==> flow/design.v <==
module P2S (rst, srClock, data, load, dataOut, transEn, clk, charSent);
	input rst, srClock,load, transEn, clk, charSent;
	input [7:0]  data;
	output reg dataOut;
    reg [9:0] buffer;
	initial begin 
		dataOut = 1'b1;
		buffer <= 10'b1111111111;
	end
	always @(posedge clk or negedge rst) begin
		 if (!rst) 
			 begin
				 buffer <= 10'b0;
			 end
		 else if (load && !charSent) 
			begin
				buffer <= {1'b0, data, 1'b1};
			end
		else if(transEn && srClock)
			begin
				dataOut <= buffer[9];
				buffer <= { buffer[8:0], 1'b1};
			end
		else if(charSent) 
			begin
				dataOut <= 1;
				buffer <= 10'b1111111111;
			end
		else
			begin 
				dataOut <= dataOut;
				buffer <= buffer;
			end
	end
endmodule 
---- From RTL to reports: P2S ----
What the tools print for P2S, step after step.
Lines are those of the file above, counted from 1.
The mark n/a stands for no value.
design
  top ..................................... P2S
  clock port .............................. clk
  cell library ............................ sky130hd
  library corner .......................... tt_025C_1v80

---- Elaborated design ----
Counts by Yosys on the flattened word-level netlist (proc, flatten, opt, wreduce; memories kept). Register bits leave out memories and registers merged into their read ports (data or address). Print and check cells are left out. Cells with the same type and inputs are merged into one.
storage and ports
  memory cells ............................ 0
  word-level cells ........................ 14
  latch bits .............................. 0
  input bits .............................. 14
  clocked read ports x word width ......... 0
  memory bits (writable) .................. 0
  flip-flop bits (word level) ............. 11
  ROM bits ................................ 0
operators by class
  add/subtract/negate cells ............... 0
  $mul .................................... 0
  bitwise operators ....................... 1
  equal/unequal tests ..................... 0
  divide/modulo/power cells ............... 0
  magnitude comparators ................... 0
  reduce/logical cells .................... 6
  muxes and demuxes ....................... 5
  shift operators ......................... 0
operator list
  cell                 count
  two-way mux 10 bit   3
  AND reduction 3 bit  1
  nonzero test 3 bit   1
  logical AND 1 bit    2
  nonzero test 2 bit   1
  two-way mux 1 bit    2
  inverter 1 bit       1
  zero test 1 bit      1

---- Longest topological paths ----
Depth = most cells in a row (Yosys ltp): at word level without a register or memory, in the mapped netlist without a sequential cell, where the memories' decode and read muxes count.
depth
  depth after elaboration ................. 4
  ABC_AREA ................................ 0
  depth in mapped cells ................... 3
  gate-level depth less buffers ........... 3

---- Synthesis result ----
Yosys stat after the flow's synthesis: flattened, memories mapped to cells. It holds for the ABC_AREA given above (unset counts as 0); a run with the other value may have another netlist.
The area totals of this step are shown rounded.
cells by type
  cell type                   count
  sky130_fd_sc_hd__dfrtp_1    10
  sky130_fd_sc_hd__o22a_1     15
  sky130_fd_sc_hd__edfxtp_1   1
  sky130_fd_sc_hd__o21bai_4   1
  sky130_fd_sc_hd__a21o_4     1
  sky130_fd_sc_hd__nor2_1     3
  sky130_fd_sc_hd__o22a_2     1
  sky130_fd_sc_hd__a2bb2oi_1  1
  sky130_fd_sc_hd__buf_4      1
  sky130_fd_sc_hd__o21a_1     1
  sky130_fd_sc_hd__or2_2      1
  sky130_fd_sc_hd__or3_1      1
  sky130_fd_sc_hd__a21oi_1    1
  sky130_fd_sc_hd__inv_2      1
  sky130_fd_sc_hd__nand2_1    1
synthesis totals
  buffers ................................. 1
  cells in the netlist .................... 40
  flip-flop cells ......................... 11
  cell area after synthesis ............... 515 um^2

---- Worst setup path after synthesis ----
Path of least setup slack by OpenSTA after synthesis, without wires, with an ideal clock, recovery checks aside; 20% of the period is set as input and as output delay. Where synthesis merged equal registers, the netlist keeps one of their names.
path after synthesis
  path kind ............................... register -> register
  start point ............................. reg buffer[9]
  end point ............................... reg dataOut
  slack ................................... -0.001 ns
  data required time ...................... 0.620 ns
  library setup time ...................... 0.262 ns
  period .................................. 0.882 ns
  time at the first pin ................... 0.000 ns
  stages .................................. 2
  path delay .............................. 0.883 ns
  arrival time ............................ 0.621 ns
  period reached after synthesis .......... 0.883 ns
"path delay" is the arrival time less input delay plus setup time.
"stages": output pins that drive a net of the path, with the launching flip-flop's if there is one; two outputs of one cell count as two.
"period reached after synthesis" = period - worst setup slack (recovery checks aside). The figure is calculated, with input and output delays left at 20% of the set period.
Between the ends stands the longest chain of elaborated cells between them, by number of cells; it is not shown to be the way that was timed. Of several equally long chains one is given.
A line is the first line of the expression or statement that the cell stems from. Yosys adds cells for indexed reads and writes and turns some case tables into memories.
A register here has more assigning lines than the two given.
between the ends, after synthesis
  cells stage by stage .................... sky130_fd_sc_hd__dfrtp_1 sky130_fd_sc_hd__or2_2
  length of the longest elaborated chain .. 1
  elaborated cells on any way between the ends .. 1
RTL lines, path after synthesis
  element            line  RTL
  from (decl)        5     reg [9:0] buffer;
  from (assign)      17    buffer <= {1'b0, data, 1'b1};
  from (assign)      22    buffer <= { buffer[8:0], 1'b1};
  two-way mux 1 bit  19    else if(transEn && srClock)
  to (assign)        21    dataOut <= buffer[9];
  to (assign)        31    dataOut <= dataOut;
  to (decl)          4     output reg dataOut;

P2S on sky130hd: 2 stored runs with different settings, listed in no order. Input and output delays are each 20% of the period that was set; the output load is 0.01 pF.

---- run 1 ----
settings
  period_ns = 1.22
  CORE_UTILIZATION = 60
  PLACE_DENSITY = 0.68
  CORE_ASPECT_RATIO = 0.67
  CORE_MARGIN = 8
  CELL_PAD_IN_SITES_GLOBAL_PLACEMENT = 2
  CELL_PAD_IN_SITES_DETAIL_PLACEMENT = 1
  GPL_TIMING_DRIVEN = 0
  CTS_CLUSTER_SIZE = 68
  CTS_CLUSTER_DIAMETER = 302
  CAP_MARGIN = 5
  SLEW_MARGIN = 20
results
  did not finish, floorplanning stopped with PDN-0185

---- run 2 ----
settings
  period_ns = 0.771
  CORE_UTILIZATION = 69
  SETUP_SLACK_MARGIN = 0.2
  PLACE_DENSITY = 0.76
  TNS_END_PERCENT = 30
  CTS_CLUSTER_SIZE = 15
  CTS_CLUSTER_DIAMETER = 61
  CAP_MARGIN = 0
  MIN_ROUTING_LAYER = met2
  MAX_ROUTING_LAYER = met5
  CORE_MARGIN = 2
  SLEW_MARGIN = 20
results
  did not finish, floorplanning stopped with PDN-0185
