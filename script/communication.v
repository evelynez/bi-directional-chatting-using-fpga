==> flow/design.v <==
module communication (CLOCK_50, SW, KEY, LEDR, dataIn, dataOut);
	input CLOCK_50;
	input [7:0] SW;
	input [0:0] KEY;
	output [9:0] LEDR;
	input dataIn;
	output dataOut;
	assign LEDR[9] = dataIn;
	assign LEDR[8] = dataOut;
	wire[31:0] clk;
	clock_divider Divider (CLOCK_50, clk);
	wire [7:0] LEDRsub;
	nios_system NiosII (
								.charreceived_export(charReceived),     
								.charsent_export(charSent),         
								.clk_clk(CLOCK_50),
								.load_export(load),             
								.paralleldatain_export(parallelDataIn),   
								.paralleldataout_export(parallelDataOut),  
								.reset_reset_n(KEY),
								.switches_export(SW),				
								.leds_export(LEDRsub),
								.transen_export(transEn)           
								);
	wire SerialInStart, charReceived, srClockReceive;
	wire [7:0] parallelDataIn;
	startBitDetect sbd  (.rst(KEY), .clk(clk[4]), .serialIn(dataIn), .recvStart(SerialInStart), .charRec(charReceived));
	bsc bscRec (.rst(KEY), .clk(clk[4]), .enable(SerialInStart), .srClock(srClockReceive));
	bicReceive bicRec (.rst(KEY), .srClock(srClockReceive), .recEn(SerialInStart), .charRec(charReceived), .clk(clk[4]));
	S2P receiveBuffer (.rst(KEY), .srClock(srClockReceive), .dataIn(dataIn), .data(parallelDataIn));
	wire srClockTransmit, transEn, charSent, load;
	wire [7:0] parallelDataOut;
	wire [9:0] p2SBuffer;
	wire [3:0] bitIDCount;
	bicTransmit bisTran (.rst(KEY), .srClock(srClockTransmit), .transEn(transEn), .charSent(charSent), .load(load), .clk(clk[4]));
	bsc bscTran (.rst(KEY), .clk(clk[4]), .enable(transEn), .srClock(srClockTransmit));
	P2S transmitBuffer (.rst(KEY), .srClock(srClockTransmit), .data(parallelDataOut), .load(load), .dataOut(dataOut), .transEn(transEn), .clk(clk[4]), .charSent(charSent));
	assign LEDR[7:0] = parallelDataIn;
endmodule 
module clock_divider (clock, divided_clocks);
      input   clock;
      output reg [31:0]  divided_clocks;
      initial
         divided_clocks = 0;
      always @(posedge clock)
         divided_clocks = divided_clocks + 1;
endmodule
== Reports on clock_divider ==
The steps from the RTL of clock_divider to its reports follow in flow order.
Line numbers count from 1 in the design file above.
Not given: --
Design
  design top: clock_divider
  clock port: clock
  standard-cell library: sky130hd
  library corner: tt_025C_1v80

== Word-level counts ==
Counts by Yosys on the flattened word-level netlist (proc, flatten, opt, wreduce; memories kept). Register bits leave out memories and registers merged into their read ports (data or address); mux counts leave out enables and synchronous resets folded into registers. Print and check cells are left out. Cells with the same type and inputs are merged into one.
Cells by class
  $add $sub $neg: 1
Operator list (number)
  adder 32 x 1 -> 32 bit with constant B: 1
Storage and ports
  register bits after elaboration: 32
  input port bits: 1
  output and inout bits: 32
  cells after elaboration: 2

== Longest topological paths ==
Longest topological path by Yosys (ltp), each cell counted once; first at word level (registers and memories cut), then after technology mapping (sequential cells cut; the memories' decode and read muxes count).
Logic depth
  depth in word-level cells: 1
  ABC_AREA: 0
  mapped depth: 6
  gate-level depth less buffers: 5

== After synthesis ==
Yosys stat after the flow's synthesis: flattened, memories mapped to cells. It holds for the ABC_AREA given above (unset counts as 0); a run with the other value may have another netlist.
Cells by type (number)
  sky130_fd_sc_hd__dfxtp_1: 32
  sky130_fd_sc_hd__xor2_1: 20
  sky130_fd_sc_hd__xnor2_1: 10
  sky130_fd_sc_hd__nor4_2: 5
  sky130_fd_sc_hd__nand3_1: 10
  sky130_fd_sc_hd__and4_1: 4
  sky130_fd_sc_hd__nand2_1: 9
  sky130_fd_sc_hd__nor4_1: 4
  sky130_fd_sc_hd__nor2_1: 6
  sky130_fd_sc_hd__nor4_4: 1
  sky130_fd_sc_hd__nand3_2: 2
  sky130_fd_sc_hd__nor3_1: 4
  sky130_fd_sc_hd__inv_1: 5
  sky130_fd_sc_hd__nand4_1: 3
  sky130_fd_sc_hd__and3_1: 2
  sky130_fd_sc_hd__ha_1: 1
  sky130_fd_sc_hd__buf_6: 1
  sky130_fd_sc_hd__or3_4: 1
Not listed: further types 6, cells in them 7.
Synthesis totals
  mapped cells: 127
  chip area (Yosys): 1318.8 µm²
  area of sequential cells: 640.6 µm²
  flip-flops: 32
  buffers: 4

== Path before layout ==
Source: OpenSTA report_checks on the synthesized netlist (no wires, ideal clock, input and output delay 20% of the period each), path of least setup slack; recovery checks are left aside. Register names are those of the netlist, which keeps one name where synthesis merged equal registers.
Path after synthesis
  path type: register -> register
  start: register divided_clocks[0]
  end: register divided_clocks[24]
  clock period: 1.78 ns
  library setup time: 0.134 ns
  time at the first pin: 0.000 ns
  arrival time: 1.534 ns
  data required time: 1.646 ns
  path slack: 0.112 ns
  path delay: 1.668 ns
  driving pins on the path: 7
  path buffers: 1
  synthesis period reached: 1.668 ns
"path delay" = arrival - input delay + setup time.
"driving pins on the path": output pins that drive a net of the path, with the launching flip-flop's if there is one; two outputs of one cell count as two.
"synthesis period reached" is the clock period less the worst setup slack; recovery checks do not enter. This is arithmetic on one report: input and output delays are still those of the set period (20% each).
Between the ends stands the longest chain of elaborated cells between them, by number of cells; it is not shown to be the way that was timed. Of several equally long chains one is given.
A line is the first line of the expression or statement that the cell stems from. Yosys adds cells for indexed reads and writes and turns some case tables into memories.
Between the ends, after synthesis
  cells stage by stage: sky130_fd_sc_hd__dfxtp_1 > sky130_fd_sc_hd__ha_1 > sky130_fd_sc_hd__nand3_1 > sky130_fd_sc_hd__or3_1 > sky130_fd_sc_hd__buf_2 > sky130_fd_sc_hd__nor4_1 > sky130_fd_sc_hd__xor2_1
  cells in the longest elaborated chain: 1
RTL lines, path after synthesis
  start: declaration: line 42  | output reg [31:0]  divided_clocks;
  start: assignment: line 46  | divided_clocks = divided_clocks + 1;
  adder 32 x 1 -> 32 bit: line 46
  end: assignment: line 46
  end: declaration: line 42

== Worst path after layout ==
From the final timing report of entry B: the path of least setup slack in the routed layout; clock arrival at registers is part of the times.
Path post-layout
  path type: register -> register
  start: register divided_clocks[1]
  end: register divided_clocks[28]
  clock period: 1.39 ns
  library setup time: 0.07 ns
  time at the first pin: 0.32 ns
  arrival time: 1.73 ns
  data required time: 1.64 ns
  path slack: -0.10 ns
  driving pins on the path: 7
  path buffers: 1
Between the ends stands the longest chain of elaborated cells between them, by number of cells; it is not shown to be the way that was timed. Of several equally long chains one is given.
Between the ends, post-layout
  cells stage by stage: sky130_fd_sc_hd__dfxtp_4 > sky130_fd_sc_hd__ha_4 > sky130_fd_sc_hd__nand3_2 > sky130_fd_sc_hd__or3_4 > sky130_fd_sc_hd__buf_12 > sky130_fd_sc_hd__nor4_4 > sky130_fd_sc_hd__xor2_1
  cells in the longest elaborated chain: 1
RTL lines, path post-layout
  start: declaration: line 42  | output reg [31:0]  divided_clocks;
  start: assignment: line 46  | divided_clocks = divided_clocks + 1;
  adder 32 x 1 -> 32 bit: line 46
  end: assignment: line 46
  end: declaration: line 42

Subject: flow runs of clock_divider

Hi,

Record of 2 stored runs of the RTL-to-layout flow on clock_divider, platform sky130hd. The runs are unordered. Constraints: input delay and output delay 20% of the set period each, output load 0.01 pF.
"achieved clock period (ns)" = clock period - worst setup slack. The figure is calculated, with input and output delays left at 20% of the set period.
"worst setup path time (ns)" = time allowed to the worst setup path (clock period - input delay - output delay, where it has them) - its slack; a late launch clock adds to it, a late capture clock takes from it.
"finish__power__total" is the tool's figure for a default switching activity; nothing was simulated.

settings of entry A
{
  "period_ns": 1.46,
  "CORE_UTILIZATION": 67,
  "SETUP_SLACK_MARGIN": 0.35,
  "PLACE_DENSITY_LB_ADDON": 0.17,
  "CELL_PAD_IN_SITES_GLOBAL_PLACEMENT": 0,
  "TNS_END_PERCENT": 100,
  "ABC_AREA": 0,
  "GPL_TIMING_DRIVEN": 1,
  "GPL_ROUTABILITY_DRIVEN": 1,
  "CTS_CLUSTER_DIAMETER": 239,
  "SLEW_MARGIN": 30,
  "MIN_ROUTING_LAYER": "met2",
  "CAP_MARGIN": 20,
  "CORE_MARGIN": 2
}
report of entry A: did not finish, place, FLW-0024

settings of entry B
{
  "period_ns": 1.39,
  "CAP_MARGIN": 20,
  "CORE_MARGIN": 2,
  "CORE_UTILIZATION": 40,
  "SLEW_MARGIN": 20
}
report of entry B
yosys chip area after synthesis (um^2): 1318.8
finish__design__die__area: 3772.4
finish__design__instance__area__stdcell: 2183.3
finish__design__instance__utilization: 0.7036
finish__timing__setup__ws: -0.097
finish__timing__setup__tns: -0.912
finish__power__total: 1.376e-03
achieved clock period (ns): 1.487
worst setup path time (ns): 1.49
worst setup path kind: register -> register

Regards
